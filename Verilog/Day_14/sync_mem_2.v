==> flow/design.v <==
interface and_if;
  logic a,b;
  logic y;
endinterface
module sync_ram_2(input reg clk,
                 input reset,
                  input reg[4:0] data_in,
                  input reg [6:0]address,
                input write,
                input read,
                  output reg[4:0] data_out);
  reg[4:0]ram[128:0];
  always @(posedge clk)begin
    if(reset)
      data_out<=0;
    else if(clk==1 && write==1 && read==0)
      ram[address]<=data_in;
    else if(clk==1 && write==0 && read==1)
      data_out<=ram[address];
  end
endmodule
# == From RTL to reports: sync_ram_2 ==
# The steps from the RTL of sync_ram_2 to its reports follow in flow order.
# Lines are those of the file above, counted from 1.
# Library cell names are shortened.
# The mark -- stands for no value.
# setup
top,sync_ram_2
clock,clk
cell_library,sky130hd
lib_corner,tt_025C_1v80

# == Word level ==
# Yosys after proc, flatten, opt, wreduce and memory -nomap, before mapping. Enables and synchronous resets that opt folds into registers are not counted as muxes. Memory bits, and registers merged into a memory's read port (data or address), are not among the register bits. Print and check cells are not counted. Equal cells are merged and count once.
# Memory sizes are those after Yosys's memory passes, which may raise the word count (mostly to a power of two), join words into wider ones and drop unused or constant bits.
# classes
mux,6
logic,3
n_reduce_logical,5
# ops
cell,n
8-bit two-way mux,2
5-bit two-way mux,2
1-bit logical AND,4
1-bit NOT,3
2-bit AND reduction,1
1-bit two-way mux,2
# word_totals
reg_bits,0
ramBits,645
clocked_rd_ports_x_width,5
n_memories,1
in_bits,16
out_inout_bits,5
elab_cells,15
# mem_list
memory,words,word_bits,rd,write_ports,line,text
ram,129,5,1,1,12,reg[4:0]ram[128:0];

# == Depth ==
# Longest topological path by Yosys (ltp), each cell counted once; first at word level (registers and memories cut), then after technology mapping (sequential cells cut; the memories' decode and read muxes count).
# logic_depth
depth_word,4
ABC_AREA,0
depth_mapped,11

# == After synthesis ==
# The flow's flattened synthesis, as Yosys stat reports it; memories are mapped. The netlist is that of the ABC_AREA named above (0 if unset); the other value can give another one.
# types
cell_type,n,area_total_um2
edfxtp_1,640,1.92E+04
mux4_2,121,2.73E+03
mux2i_1,93,930.893
mux4_1,21,551.779
nor2_1,136,510.49
buf_12,9,180.173
buf_6,13,146.39
nand2_1,32,120.115
buf_4,15,112.608
a22oi_1,14,105.101
dfxtp_1,5,100.096
nand3_1,20,100.096
buf_8,5,75.072
nor2b_1,12,75.072
nor3_1,15,75.072
buf_2,13,65.062
a2111oi_2,4,60.058
o22ai_1,9,56.304
# Other cell types: 36; their cells: 106.
# mapped
stdcells,1283
yosys_area_um2,25943.6
seqArea_um2,19318.5
flip_flops,645
buffers,77

## Implementation results

Top module sync_ram_2; platform sky130hd; tools Yosys and OpenROAD; 2 stored runs in no particular order. Input and output delays are each 20% of the period that was set; the output load is 0.01 pF.
"total_power_mw" rests on the timing tool's default activity at the inputs, not on a simulated workload.

Flow run A, flow files:
==> flow/run.sh <==
#!/bin/bash
# the make line also repeats the synthesis and layout settings of config.mk as NAME=value (left out here)
make -C /OpenROAD-flow-scripts/flow DESIGN_CONFIG=/design/flow/config.mk WORK_HOME=/design/flow/orfs CLKGATE_MAP_FILE= finish
==> flow/config.mk <==
export PLATFORM = sky130hd
export DESIGN_NAME = sync_ram_2
export DESIGN_NICKNAME = sync_ram_2
export VERILOG_FILES = /design/flow/design.v
export SDC_FILE = /design/flow/constraint.sdc
export NUM_CORES = 4
export LEC_CHECK = 0
export CAP_MARGIN = 20
export CORE_MARGIN = 2
export CORE_UTILIZATION = 40
export SLEW_MARGIN = 20
==> flow/constraint.sdc <==
create_clock -name core_clock -period 4.02 [get_ports {clk}]
set_input_delay 0.8040 -clock core_clock [delete_from_list [all_inputs] [get_ports {clk}]]
set_output_delay 0.8040 -clock core_clock [all_outputs]
set_load 0.01 [all_outputs]

Flow run A: incomplete, routing halted on GRT-0232

Flow run B, flow files:
==> flow/run.sh <==
#!/bin/bash
# the make line also repeats the synthesis and layout settings of config.mk as NAME=value (left out here)
make -C /OpenROAD-flow-scripts/flow DESIGN_CONFIG=/design/flow/config.mk WORK_HOME=/design/flow/orfs CLKGATE_MAP_FILE= finish
==> flow/config.mk <==
export PLATFORM = sky130hd
export DESIGN_NAME = sync_ram_2
export DESIGN_NICKNAME = sync_ram_2
export VERILOG_FILES = /design/flow/design.v
export SDC_FILE = /design/flow/constraint.sdc
export NUM_CORES = 4
export LEC_CHECK = 0
export CAP_MARGIN = 20
export CORE_ASPECT_RATIO = 0.9
export CORE_MARGIN = 2
export CORE_UTILIZATION = 15
export CTS_CLUSTER_DIAMETER = 98
export GPL_ROUTABILITY_DRIVEN = 0
export PLACE_DENSITY_LB_ADDON = 0.28
export SETUP_SLACK_MARGIN = 0.66
export SLEW_MARGIN = 20
==> flow/constraint.sdc <==
create_clock -name core_clock -period 3.55 [get_ports {clk}]
set_input_delay 0.7100 -clock core_clock [delete_from_list [all_inputs] [get_ports {clk}]]
set_output_delay 0.7100 -clock core_clock [all_outputs]
set_load 0.01 [all_outputs]

==> results of flow run B, as CSV <==
result,value
dieArea_um2,176304.0
worst_hold_slack_ns,0.452
post_route_stdcell_area_um2,44179.9
total_power_mw,17.588
timing.setup.tns_ns,-3.271
final_setup_ws_ns,-0.074
finish.utilization_pct,25.8
yosys_chip_area_um2,25943.6
