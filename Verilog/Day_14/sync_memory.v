==> flow/design.v <==
interface and_if;
  logic a,b;
  logic y;
endinterface
module sync_mem(clk,reset,addr,datain,dataout,wr,rd);
  parameter data=5;
  parameter address=7;
  input clk;
  input reset;
  input [address-1:0]addr;
  input [data-1:0]datain;
  input wr;
  input rd;
  output reg [data-1:0]dataout;
  reg [4:0]ram[120:0];
  always @(posedge clk) begin
    if(reset)
      dataout=0;
    else if (wr)
      ram[addr]<=datain;
    else if(rd)
      dataout<=ram[addr];
  end
endmodule
* From RTL to reports: sync_mem
The steps from the RTL of sync_mem to its reports follow in flow order.
Line numbers count from 1 in the design file above.
Cell names lack the library's common part.
Not given: n/a
- Top :: sync_mem
- Clock input :: clk
- Library :: sky130hd
- Timing corner :: tt_025C_1v80

* Word level
Yosys after proc, flatten, opt, wreduce and memory -nomap, before mapping. Enables and synchronous resets that opt folds into registers are not counted as muxes. Memory bits, and registers merged into a memory's read port (data or address), are not among the register bits. Print and check cells are not counted. Equal cells are merged and count once.
Yosys's memory passes give these memory sizes; they may raise the number of words (mostly to a power of two), join words into wider ones and drop unused or constant bits.
- Reductions and logical operators :: 1
- Multiplexer cells :: 6
- Bitwise logic cells :: 1
** Operator list (count)
- 2-to-1 mux 7 bit :: 2
- 2-to-1 mux 5 bit :: 2
- AND reduction 2 bit :: 1
- 2-to-1 mux 1 bit :: 2
- NOT 1 bit :: 1
- Word width x clocked read ports :: 5
- RAM bits :: 605
- Memory cells :: 1
- Input port bits :: 16
- Output and inout port bits :: 5
- Register bits :: 0
- Elaborated cells :: 9
** Memories
- ram :: words 121, width 5, read ports 1, write ports 1, RTL line 15 : reg [4:0]ram[120:0];

* Longest topological paths
Depth = most cells in a row (Yosys ltp): at word level without a register or memory, in the mapped netlist without a sequential cell, where the memories' decode and read muxes count.
- Word-level depth :: 2
- ABC_AREA :: 0
- Depth in mapped cells :: 11
- Gate-level depth less buffers :: 7

* Synthesis result
The flow's flattened synthesis, as Yosys stat reports it; memories are mapped. The netlist is that of the ABC_AREA named above (0 if unset); the other value can give another one.
Totals and module areas in this step are rounded.
** Cells by type
- edfxtp_1 :: count 605, total area 1.82E+04 um^2
- mux2i_1 :: count 97, total area 970.931 um^2
- mux4_2 :: count 34, total area 765.734 um^2
- nor2_1 :: count 158, total area 593.069 um^2
- a221oi_1 :: count 45, total area 394.128 um^2
- a22oi_1 :: count 49, total area 367.853 um^2
- mux2_2 :: count 28, total area 315.302 um^2
- a21oi_1 :: count 46, total area 230.221 um^2
- buf_2 :: count 42, total area 210.202 um^2
- nand2_1 :: count 55, total area 206.448 um^2
- buf_6 :: count 16, total area 180.173 um^2
- o21ai_0 :: count 30, total area 150.144 um^2
- a22o_1 :: count 16, total area 140.134 um^2
- a221o_1 :: count 12, total area 120.115 um^2
- dfxtp_1 :: count 5, total area 100.096 um^2
- o22ai_1 :: count 16, total area 100.096 um^2
- buf_4 :: count 12, total area 90.086 um^2
- nor3_1 :: count 18, total area 90.086 um^2
Not listed: further types 51, cells in them 160.
- Flip-flop cells :: 610
- Buffers :: 99
- Cell count :: 1444
- Chip area (Yosys) :: 24400 um^2
- Area of sequential cells :: 18300 um^2

* Timing after synthesis
Path of least setup slack by OpenSTA after synthesis, without wires, with an ideal clock, recovery checks aside; 20% of the period is set as input and as output delay. Where synthesis merged equal registers, the netlist keeps one of their names.
- Path type :: input -> register
- Start :: in addr[2]
- End :: mem ram[54][0]
- Buffers on the path :: 6
- External input delay :: 718 ps
- Path slack :: 1045 ps
- Driving pins on the path :: 8
- Arrival time :: 2206 ps
- Time at the first pin :: 718 ps
- Delay of the path :: 1828 ps
- Data required time :: 3250 ps
- Clock period :: 3590 ps
- Library setup time :: 340 ps
- Period reached after synthesis :: 2545 ps
"delay of the path" is the arrival time less input delay plus setup time.
"driving pins on the path": output pins that drive a net of the path, with the launching flip-flop's if there is one; two outputs of one cell count as two.
"period reached after synthesis" = period - worst setup slack (recovery checks aside). The figure is calculated, with input and output delays left at 20% of the set period.
The rows between start and end are the longest chain of elaborated cells between them; the timing report does not say that the signal goes this way. Where chains are equally long, one stands for them.
Each line given opens the expression or statement behind the cell; cells for indexed reads and writes are added by Yosys, which also makes memories of some case tables.
- Cells stage by stage :: buf_6 -> buf_4 -> buf_4 -> buf_2 -> buf_2 -> nand3_1 -> clkbuf_1 -> nor2_1
- Cells in the longest elaborated chain :: 2
- Elaborated cells on any way between the ends :: 2
- RTL lines with such cells :: 2
- Those cells by class :: mux: 2
** RTL lines, path after synthesis
- start, declared :: RTL line 10 : input [address-1:0]addr;
- 2-to-1 mux 7 bit :: RTL line 19 : else if (wr)
- 2-to-1 mux 7 bit :: RTL line 17 : if(reset)
- end, declared :: RTL line 15 : reg [4:0]ram[120:0];

* Path in the finished layout
Path of least setup slack in the final report of run A (OpenROAD, finished layout, wires in). Where an end is a register, its clock arrival counts in the times.
The path's times are printed in steps of 10 ps; the period is the one set.
- Path type :: input -> register
- Start :: in addr[0]
- End :: reg dataout[4]
- External input delay :: 750 ps
- Driving pins on the path :: 9
- Path slack :: 830 ps
- Time at the first pin :: 750 ps
- Arrival time :: 3450 ps
- Data required time :: 4280 ps
- Library setup time :: 90 ps
- Clock period :: 3770 ps
- Buffers on the path :: 2
- Cells stage by stage :: buf_6 -> nor2_2 -> buf_12 -> a22oi_1 -> o21ai_0 -> a21oi_1 -> nor3_1 -> o21ai_1 -> a311oi_1
** RTL lines, path after layout
- start, declared :: RTL line 10 : input [address-1:0]addr;
- end, declared :: RTL line 14 : output reg [data-1:0]dataout;
No chain of elaborated cells between the ends is given.

Add stored flow runs of sync_mem

Measured results for sync_mem: 2 stored runs of the Yosys and OpenROAD flow on sky130hd. The settings differ; the order carries no meaning. The constraints put input and output delay at 20% of the set period each and load the outputs with 0.01 pF.
"critical setup path time": the worst setup path's part of the clock period (all of it between registers, 20% less for each end at a port) less its slack. A launch clock that arrives late makes it longer, a capture clock that arrives late makes it shorter.
"critical setup path time" is given in steps of 10 ps.
Results are given in rounded form.

** Run A
- Settings :: period_ns=3.77; CORE_UTILIZATION=48; PLACE_DENSITY_LB_ADDON=0.02; HOLD_SLACK_MARGIN=0.16; CORE_ASPECT_RATIO=0.57; CELL_PAD_IN_SITES_DETAIL_PLACEMENT=1; TNS_END_PERCENT=10; GPL_TIMING_DRIVEN=1; CAP_MARGIN=5; SLEW_MARGIN=20; MAX_ROUTING_LAYER=met4; CORE_MARGIN=2
- Synthesis area :: 24,400 um^2
- Die footprint :: 52,700 um^2
- Standard-cell area of the final layout :: 27,800 um^2
- Utilization after layout :: 55.2 %
- Setup slack of the worst path :: 829 ps
- Critical setup path time :: 2,190 ps
- Worst path kind :: input -> register

** Run B
- Settings :: period_ns=1.98; CORE_UTILIZATION=62; SETUP_SLACK_MARGIN=0.28; PLACE_DENSITY_LB_ADDON=0.01; TNS_END_PERCENT=75; ABC_AREA=0; GPL_ROUTABILITY_DRIVEN=1; CAP_MARGIN=10; MIN_ROUTING_LAYER=met1; CORE_MARGIN=2; SLEW_MARGIN=20
- Synthesis area :: 24,400 um^2
- Die footprint :: 40,900 um^2
- Standard-cell area of the final layout :: 30,800 um^2
- Utilization after layout :: 79.6 %
- Setup slack of the worst path :: 19 ps
- Critical setup path time :: 1,960 ps
- Worst path kind :: register -> register
